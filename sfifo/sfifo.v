==> flow/design.v <==
module sfifo #(
	parameter DW = 8,  
	parameter FD = 3   
) (
	input  wire rst,
	input  wire clk,
	input  wire wr,	 
	input  wire rd,  
	input  wire [DW-1:0] wdat,	 
	output reg  [DW-1:0] rdat,	 
	output wire [FD:0] count,	 
	output wire full,
	output wire empty,
	output wire overflow,	 
	output wire underflow	 
);
	reg [DW-1:0] mem[0:(1<<FD)-1];
	reg [FD:0] wr_cnt;
	reg [FD:0] rd_cnt;
	wire equal;
	assign equal = wr_cnt[FD-1:0] == rd_cnt[FD-1:0];
	assign empty = ~(wr_cnt[FD]^rd_cnt[FD]) & equal;
	assign full = (wr_cnt[FD]^rd_cnt[FD]) & equal;
	assign overflow = full & wr;
	assign underflow = empty & rd;
	assign count = wr_cnt - rd_cnt;
	always @(posedge clk) begin
		if(rst) begin
			wr_cnt <= 0;
			rd_cnt <= 0;
		end else begin
			if(wr&~full) wr_cnt <= wr_cnt + 1;
			if(rd&~empty) rd_cnt <= rd_cnt + 1;
		end
	end
	always @(posedge clk) begin
		if(wr&~full) mem[wr_cnt[FD-1:0]] <= wdat;  
		rdat <= mem[rd_cnt[FD-1:0]];
	end
endmodule
## Step by step through the tools: sfifo

Tool output for the design above, in the order of the flow.
Line numbers count from 1 in the design file above.
A cell with - has no value.

- Top module: sfifo
- Clock input: clk
- Cell library: sky130hd
- Library corner: tt_025C_1v80

## After elaboration

Source: Yosys, flattened and elaborated, memories not mapped. Widths are those after wreduce; folded enables and synchronous resets count as part of the registers. Registers that Yosys merges into a memory's read port (data or address) are not register bits. Print and check cells do not count. Equal cells are merged and count once.
Memory sizes are those after Yosys's memory passes, which may raise the word count (mostly to a power of two), join words into wider ones and drop unused or constant bits.

- Cells after elaboration: 20
- Flip-flop bits (word level): 8
- Memory bits (writable): 64
- Clocked read ports x word width: 8
- Memories: 1

Memory list:

| name | depth | width | rd ports | wr ports | RTL line | text |
|---|---|---|---|---|---|---|
| mem | 8 | 8 | 1 | 1 | 17 | `reg [DW-1:0] mem[0:(1<<FD)-1];` |

- Muxes and demuxes: 3
- Eq/ne operators: 1
- Bitwise operators: 10
- Add/sub/neg operators: 3

Operators with widths:

| kind | count |
|---|---|
| 4-bit by 1-bit adder with 4-bit output (second input constant) | 2 |
| 8-bit 2-to-1 mux | 1 |
| 1-bit bitwise AND | 6 |
| 4-bit subtractor | 1 |
| 1-bit NOT | 3 |
| 3-bit == test | 1 |
| 3-bit 2-to-1 mux | 1 |
| 1-bit XOR | 1 |
| 1-bit 2-to-1 mux | 1 |

## Depth

Depth = most cells in a row (Yosys ltp): at word level without a register or memory, in the mapped netlist without a sequential cell, where the memories' decode and read muxes count.

- Depth in word-level cells: 5
- ABC_AREA: 0
- Gate-level depth with buffers: 8

## Synthesis result

Source: synth_stat.txt of the flow (Yosys; design flattened, memories mapped). It holds for the ABC_AREA given above (unset counts as 0); a run with the other value may have another netlist.

- Synthesis area: 0.0032031 mm²
- Flip-flops: 80
- Area of sequential cells: 0.0022422 mm²
- Cell count: 185

Cell types:

| type | count |
|---|---|
| sky130_fd_sc_hd__edfxtp_1 | 64 |
| sky130_fd_sc_hd__mux4_1 | 16 |
| sky130_fd_sc_hd__dfxtp_1 | 16 |
| sky130_fd_sc_hd__nand2_1 | 26 |
| sky130_fd_sc_hd__ha_1 | 5 |
| sky130_fd_sc_hd__nor2_1 | 12 |
| sky130_fd_sc_hd__xnor2_1 | 5 |
| sky130_fd_sc_hd__xor2_1 | 4 |
| sky130_fd_sc_hd__buf_6 | 2 |
| sky130_fd_sc_hd__o211ai_1 | 3 |
| sky130_fd_sc_hd__buf_2 | 4 |
| sky130_fd_sc_hd__fa_1 | 1 |
| sky130_fd_sc_hd__mux2i_1 | 2 |
| sky130_fd_sc_hd__nor3_1 | 4 |
| sky130_fd_sc_hd__and3_1 | 3 |
| sky130_fd_sc_hd__o21ai_4 | 1 |
| sky130_fd_sc_hd__xnor2_2 | 1 |
| sky130_fd_sc_hd__a21oi_1 | 3 |

Not listed: further types 9, cells in them 13.

## Timing after synthesis

OpenSTA on the mapped netlist: ideal clock, no wires. The path of least setup slack (recovery checks aside). Input and output delay are each 20% of the period. Register names are those of the netlist, which keeps one name where synthesis merged equal registers.

- Path type: register to register
- From: reg rd_cnt[1]
- To: mem mem[0][0]
- Period: 3700 ps
- Driving pins on the path: 8
- Time at the first pin: 0 ps
- Buffers on the path: 2
- Slack: 1056 ps
- Required time: 3305 ps
- Data arrival time: 2249 ps
- Setup time: 395 ps
- Path delay: 2644 ps
- Synthesis period reached: 2644 ps

"path delay" = arrival - input delay + setup time.
"driving pins on the path" counts driving pins, that of a launching flip-flop among them; a cell with two outputs on the path counts twice.
"synthesis period reached" is the clock period less the worst setup slack; recovery checks do not enter. This is arithmetic on one report: input and output delays are still those of the set period (20% each).
Between the ends stands the longest chain of elaborated cells between them, by number of cells; it is not shown to be the way that was timed. Of several equally long chains one is given.
A line is the first line of the expression or statement that the cell stems from. Yosys adds cells for indexed reads and writes and turns some case tables into memories.
The path ends at the enable pin of a flip-flop; only ways to that pin are counted.

- Cell sequence: sky130_fd_sc_hd__dfxtp_1 sky130_fd_sc_hd__buf_2 sky130_fd_sc_hd__buf_2 sky130_fd_sc_hd__inv_1 sky130_fd_sc_hd__ha_1 sky130_fd_sc_hd__nand3_1 sky130_fd_sc_hd__o21ai_4 sky130_fd_sc_hd__nor4_1
- Cells in the longest elaborated chain: 5
- Elaborated cells on any way between the ends: 6
- Classes of those cells: eq/ne: 1; mux: 2; logic: 3

RTL lines, path post-synthesis:

| what | RTL line | text |
|---|---|---|
| start: declaration | 19 | `reg [FD:0] rd_cnt;` |
| start: assignment | 30 | `rd_cnt <= 0;` |
| start: assignment | 33 | `if(rd&~empty) rd_cnt <= rd_cnt + 1;` |
| 3-bit == test | 21 | `assign equal = wr_cnt[FD-1:0] == rd_cnt[FD-1:0];` |
| 1-bit bitwise AND | 23 | `assign full = (wr_cnt[FD]^rd_cnt[FD]) & equal;` |
| 1-bit NOT | 37 | `if(wr&~full) mem[wr_cnt[FD-1:0]] <= wdat;` |
| 1-bit bitwise AND | 37 |  |
| 3-bit 2-to-1 mux | 37 |  |
| end: declaration | 17 | `reg [DW-1:0] mem[0:(1<<FD)-1];` |

## Timing after layout

Path of least setup slack in the final report of job 1 (OpenROAD, finished layout, wires in). Where an end is a register, its clock arrival counts in the times.
The report prints the path's times to 10 ps; the period is as set.

- Path type: register to output
- From: reg wr_cnt[0]
- To: out count[1]
- Time at the first pin: 340 ps
- Buffers on the path: 1
- Required time: 2660 ps
- Period: 3330 ps
- Driving pins on the path: 6
- Data arrival time: 1740 ps
- Slack: 930 ps
- Output delay: 670 ps

Between the ends stands the longest chain of elaborated cells between them, by number of cells; it is not shown to be the way that was timed. Of several equally long chains one is given.

- Cell sequence: sky130_fd_sc_hd__dfxtp_4 sky130_fd_sc_hd__inv_2 sky130_fd_sc_hd__ha_4 sky130_fd_sc_hd__inv_1 sky130_fd_sc_hd__fa_1 sky130_fd_sc_hd__dlygate4sd2_1
- Cells in the longest elaborated chain: 1
- Elaborated cells on any way between the ends: 1
- RTL lines with such cells: 1
- Classes of those cells: add/sub: 1

RTL lines, path post-layout:

| what | RTL line | text |
|---|---|---|
| start: declaration | 18 | `reg [FD:0] wr_cnt;` |
| start: assignment | 29 | `wr_cnt <= 0;` |
| start: assignment | 32 | `if(wr&~full) wr_cnt <= wr_cnt + 1;` |
| 4-bit subtractor | 26 | `assign count = wr_cnt - rd_cnt;` |
| end: declaration | 11 | `output wire [FD:0] count,` |

# Flow runs of sfifo

2 stored runs of sfifo in the flow (synthesis by Yosys, layout by OpenROAD, sky130hd cells), in arbitrary order. Constraints: input delay and output delay 20% of the set period each, output load 0.01 pF.
"achieved period": clock period set for the run, less the worst setup slack. It is reckoned from that one timing run; input and output delays stay at 20% of the period that was set.

### Job 1

Settings: `period_ns=3.33`, `SETUP_SLACK_MARGIN=0.84`, `CAP_MARGIN=20`, `CORE_MARGIN=2`, `CORE_UTILIZATION=40`, `SLEW_MARGIN=20`

- Achieved period: 2403 ps
- Standard-cell area of the final layout: 0.0039075 mm²
- Worst hold slack after layout: 579 ps
- Lowest setup slack: 927 ps
- Yosys chip area after synthesis: 0.0032031 mm²
- Summed negative setup slack: 0 ps
- Overall die area: 0.0087395 mm²

### Job 2

Settings: `period_ns=3.75`, `CORE_UTILIZATION=52`, `SETUP_SLACK_MARGIN=0.95`, `HOLD_SLACK_MARGIN=0.26`, `TNS_END_PERCENT=85`, `GPL_TIMING_DRIVEN=0`, `CTS_CLUSTER_SIZE=23`, `CTS_CLUSTER_DIAMETER=154`, `CAP_MARGIN=20`, `CORE_MARGIN=2`, `SLEW_MARGIN=20`

- Achieved period: 2700 ps
- Standard-cell area of the final layout: 0.0038599 mm²
- Worst hold slack after layout: 598 ps
- Lowest setup slack: 1050 ps
- Yosys chip area after synthesis: 0.0032031 mm²
- Summed negative setup slack: 0 ps
- Overall die area: 0.0068038 mm²
