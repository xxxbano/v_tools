==> flow/design.v <==
module lifo #(
	parameter DSIZE = 8,
	parameter MSIZE = 3
)(
	input wire rst,
	input wire clk,
	input wire en,
	input wire wr,
	input wire [DSIZE-1:0] wdata,
	output reg [DSIZE-1:0] rdata,
	output wire [MSIZE:0] count,
	output wire overflow,
	output wire underflow,
	output wire empty,
	output wire full
);
	reg [DSIZE-1:0] m[0:(1<<MSIZE)-1];
	reg [MSIZE:0] SP;
	assign count = SP;
	assign empty = SP == 0;
	assign full = SP == 1<<MSIZE;
	assign overflow = en & full & wr;
	assign underflow = en & empty & ~wr;
	always @(posedge clk) begin
		if(rst) begin
			SP <= 0;
		end else begin
			if(en) begin
				if(wr & ~full) SP <= SP + 1;
				else if(~wr&~empty) SP <= SP - 1;
			end
		end
	end
	wire mem_wr;
	assign  mem_wr = en & wr & ~full;
	always @(posedge clk) begin
		if(mem_wr) m[SP] <= wdata;
		if(SP>0) rdata <= m[SP-1];
	end
endmodule
# Tool chain data of lifo
# Tool output for the design above, in the order of the flow.
# Lines are those of the file above, counted from 1.
# Operators carry their Yosys type and port widths (W data, S select, Z words).
# The mark n/a stands for no value.
[setup]
design = "lifo"
clk_port = "clk"
library = "sky130hd"
lib_corner = "tt_025C_1v80"

# After elaboration
# Yosys after proc, flatten, opt, wreduce and memory -nomap, before mapping. Memory bits, and registers merged into a memory's read port (data or address), are not among the register bits. Print and check cells are not counted. Equal cells are merged and count once.
# Memory sizes are those after Yosys's memory passes, which may raise the word count (mostly to a power of two), join words into wider ones and drop unused or constant bits.
[word_totals]
register_bits = 4
clocked_rd_ports_x_width = 8
out_inout_bits = 16
input_bits = 12
ram_bits = 64
memories = 1
elab_cells = 25
[memory_table]
columns = ["name", "words", "width", "read_ports", "wr", "line", "source"]
rows = [
  ["m", 8, 8, 1, 1, 17, "reg [DSIZE-1:0] m[0:(1<<MSIZE)-1];"],
]
[op_classes]
add_sub_neg = 2
equal = 1
n_logic = 11
mux = 5
reduce_and_logical = 3
compare = 1
[ops]
columns = ["op", "n"]
rows = [
  ["$and A1 B1 Y1", 8],
  ["$mux W8", 1],
  ["$mux W4", 2],
  ["$add A4 B1 Y4 const B", 1],
  ["$sub A4 B1 Y4 const B", 1],
  ["$gt A4 B1 Y1 const B", 1],
  ["$eq A4 B4 Y1 const B", 1],
  ["$logic_not A4 Y1", 1],
  ["$not A1 Y1", 3],
  ["$mux W3", 1],
  ["$reduce_and A2 Y1", 1],
  ["$reduce_bool A2 Y1", 1],
  ["$mux W1", 1],
]

# Depth
# Longest topological path by Yosys (ltp), each cell counted once; first at word level (registers and memories cut), then after technology mapping (sequential cells cut; the memories' decode and read muxes count).
[depth]
depth_word = 5
ABC_AREA = 0
depth_mapped = 8
mapped_depth_nobuf = 6

# After synthesis
# Yosys stat after the flow's synthesis: flattened, memories mapped to cells. It holds for the ABC_AREA given above (unset counts as 0); a run with the other value may have another netlist.
# The area totals of this step are shown rounded.
[synth_totals]
stdcells = 158
flip_flops = 76
seqArea_um2 = 2200
yosys_area_um2 = 3000
[by_type]
columns = ["cell_type", "n", "type_area_um2"]
rows = [
  ["sky130_fd_sc_hd__edfxtp_1", 72, 2.16E+03],
  ["sky130_fd_sc_hd__mux4_2", 16, 360.346],
  ["sky130_fd_sc_hd__mux2_2", 9, 101.347],
  ["sky130_fd_sc_hd__dfxtp_1", 4, 80.077],
  ["sky130_fd_sc_hd__a21oi_1", 5, 25.024],
  ["sky130_fd_sc_hd__ha_1", 2, 25.024],
  ["sky130_fd_sc_hd__inv_1", 6, 22.522],
  ["sky130_fd_sc_hd__nor2_1", 6, 22.522],
  ["sky130_fd_sc_hd__buf_2", 4, 20.019],
  ["sky130_fd_sc_hd__nor3_1", 4, 20.019],
  ["sky130_fd_sc_hd__and3_1", 3, 18.768],
  ["sky130_fd_sc_hd__nand2_1", 5, 18.768],
  ["sky130_fd_sc_hd__nand4_1", 3, 18.768],
  ["sky130_fd_sc_hd__xor2_1", 2, 17.517],
  ["sky130_fd_sc_hd__nand3b_1", 2, 15.014],
  ["sky130_fd_sc_hd__o21ai_0", 3, 15.014],
  ["sky130_fd_sc_hd__nand2b_1", 2, 12.512],
  ["sky130_fd_sc_hd__a2111o_1", 1, 11.261],
]
# Other cell types: 8; their cells: 9.

# Path before layout
# Source: OpenSTA report_checks on the synthesized netlist (no wires, ideal clock, input and output delay 20% of the period each), path of least setup slack; recovery checks are left aside. Register names are those of the netlist, which keeps one name where synthesis merged equal registers.
[synth_path]
path_kind = "register to register"
from = "register SP[0]"
to = "memory m[1][0]"
launch_ps = 0
path_slack_ps = 857
tclk_ps = 3220
delay_ps = 2363
setup_ps = 383
path_buffers = 1
required_ps = 2837
arrival_ps = 1980
stages = 7
synth_period_reached_ps = 2363
# "delay_ps" = arrival - input delay + setup time.
# "stages" counts driving pins, that of a launching flip-flop among them; a cell with two outputs on the path counts twice.
# "synth_period_reached_ps" is the clock period less the worst setup slack; recovery checks do not enter. This is arithmetic on one report: input and output delays are still those of the set period (20% each).
# The rows between start and end are the longest chain of elaborated cells between them; the timing report does not say that the signal goes this way. Where chains are equally long, one stands for them.
# Each line given opens the expression or statement behind the cell; cells for indexed reads and writes are added by Yosys, which also makes memories of some case tables.
# At most two assigning lines are given for a register; there are more.
# Only ways into the end's enable, where the timed path ends, are counted here.
[synth_between]
path_cell_list = "sky130_fd_sc_hd__dfxtp_1 > sky130_fd_sc_hd__buf_2 > sky130_fd_sc_hd__inv_1 > sky130_fd_sc_hd__ha_1 > sky130_fd_sc_hd__nand3b_1 > sky130_fd_sc_hd__nand4_1 > sky130_fd_sc_hd__nor3_1"
elab_chain_cells = 4
cone_cells = 5
[synth_rtl]
columns = ["item", "line", "source"]
rows = [
  ["from (decl)", 18, "reg [MSIZE:0] SP;"],
  ["from (assign)", 29, "if(wr & ~full) SP <= SP + 1;"],
  ["from (assign)", 30, "else if(~wr&~empty) SP <= SP - 1;"],
  ["$eq A4 B4 Y1", 21, "assign full = SP == 1<<MSIZE;"],
  ["$not A1 Y1", 35, "assign mem_wr = en & wr & ~full;"],
  ["$and A1 B1 Y1", 35, ""],
  ["$mux W3", 37, "if(mem_wr) m[SP] <= wdata;"],
  ["to (decl)", 17, "reg [DSIZE-1:0] m[0:(1<<MSIZE)-1];"],
]

# Path in the finished layout
# From the final timing report of run A: the path of least setup slack in the routed layout; clock arrival at registers is part of the times.
# The path's times are printed in steps of 10 ps; the period is the one set.
[layout_path]
path_kind = "register to output"
from = "register SP[0]"
to = "output underflow"
launch_ps = 330
output_delay_ps = 300
path_buffers = 1
tclk_ps = 1510
required_ps = 1210
stages = 8
arrival_ps = 1500
path_slack_ps = -290
# The rows between start and end are the longest chain of elaborated cells between them; the timing report does not say that the signal goes this way. Where chains are equally long, one stands for them.
# At most two assigning lines are given for a register; there are more.
[layout_between]
path_cell_list = "sky130_fd_sc_hd__dfxtp_4 > sky130_fd_sc_hd__clkinv_4 > sky130_fd_sc_hd__ha_4 > sky130_fd_sc_hd__nand2b_4 > sky130_fd_sc_hd__or2_4 > sky130_fd_sc_hd__inv_2 > sky130_fd_sc_hd__and3_4 > sky130_fd_sc_hd__buf_6"
elab_chain_cells = 3
cone_cells = 3
cone_lines = 2
[layout_rtl]
columns = ["item", "line", "source"]
rows = [
  ["from (decl)", 18, "reg [MSIZE:0] SP;"],
  ["from (assign)", 29, "if(wr & ~full) SP <= SP + 1;"],
  ["from (assign)", 30, "else if(~wr&~empty) SP <= SP - 1;"],
  ["$logic_not A4 Y1", 20, "assign empty = SP == 0;"],
  ["$and A1 B1 Y1 x2", 23, "assign underflow = en & empty & ~wr;"],
  ["to (decl)", 13, "output wire underflow,"],
]

# Top module lifo; platform sky130hd; tools Yosys and OpenROAD; 2 stored runs in no particular order. Input and output delays are each 20% of the period that was set; the output load is 0.01 pF.
# "period_reached_ps": clock period set for the run, less the worst setup slack. It is reckoned from that one timing run; input and output delays stay at 20% of the period that was set.
# "worst_path_allowed_less_slack_ps" is the time allowed to the run's worst setup path (the clock period less input and output delay, where it has them) less its slack. Clock arrival times count: a late capture clock shortens it, a late launch clock lengthens it.
# "power_mw" is the tool's figure for a default switching activity; nothing was simulated.
# "worst_path_allowed_less_slack_ps" is known to 10 ps.
# Measured values are rounded.

[[run]]
name = "run A"
[run.settings]
period_ns = 1.51
CORE_UTILIZATION = 15
PLACE_DENSITY_LB_ADDON = 0.11
CELL_PAD_IN_SITES_GLOBAL_PLACEMENT = 3
ABC_AREA = 0
GPL_ROUTABILITY_DRIVEN = 1
MIN_ROUTING_LAYER = "met1"
MAX_ROUTING_LAYER = "met4"
CAP_MARGIN = 20
CORE_MARGIN = 2
SLEW_MARGIN = 20
[run.results]
synthArea_um2 = 3000
die_um2 = 21000
final_stdcell_area_um2 = 4500
finish.utilization_pct = 23
final_setup_ws_ps = -290
timing.setup.tns_ps = -14000
timing.hold.ws_ps = 660
power_mw = 6.8
period_reached_ps = 1801
worst_path_allowed_less_slack_ps = 1500
worst_setup_path_type = "register to output"

[[run]]
name = "run B"
[run.settings]
period_ns = 2.42
CORE_UTILIZATION = 70
PLACE_DENSITY_LB_ADDON = 0.05
HOLD_SLACK_MARGIN = 0.26
TNS_END_PERCENT = 5
ABC_AREA = 1
GPL_TIMING_DRIVEN = 1
CTS_CLUSTER_SIZE = 70
CTS_CLUSTER_DIAMETER = 348
CAP_MARGIN = 20
MAX_ROUTING_LAYER = "met5"
CORE_MARGIN = 2
SLEW_MARGIN = 20
[run.results]
synthArea_um2 = 3100
die_um2 = 5000
final_stdcell_area_um2 = 3800
finish.utilization_pct = 87
final_setup_ws_ps = 90
timing.setup.tns_ps = 0
timing.hold.ws_ps = 600
power_mw = 3.5
period_reached_ps = 2330
worst_path_allowed_less_slack_ps = 1850
worst_setup_path_type = "register to output"
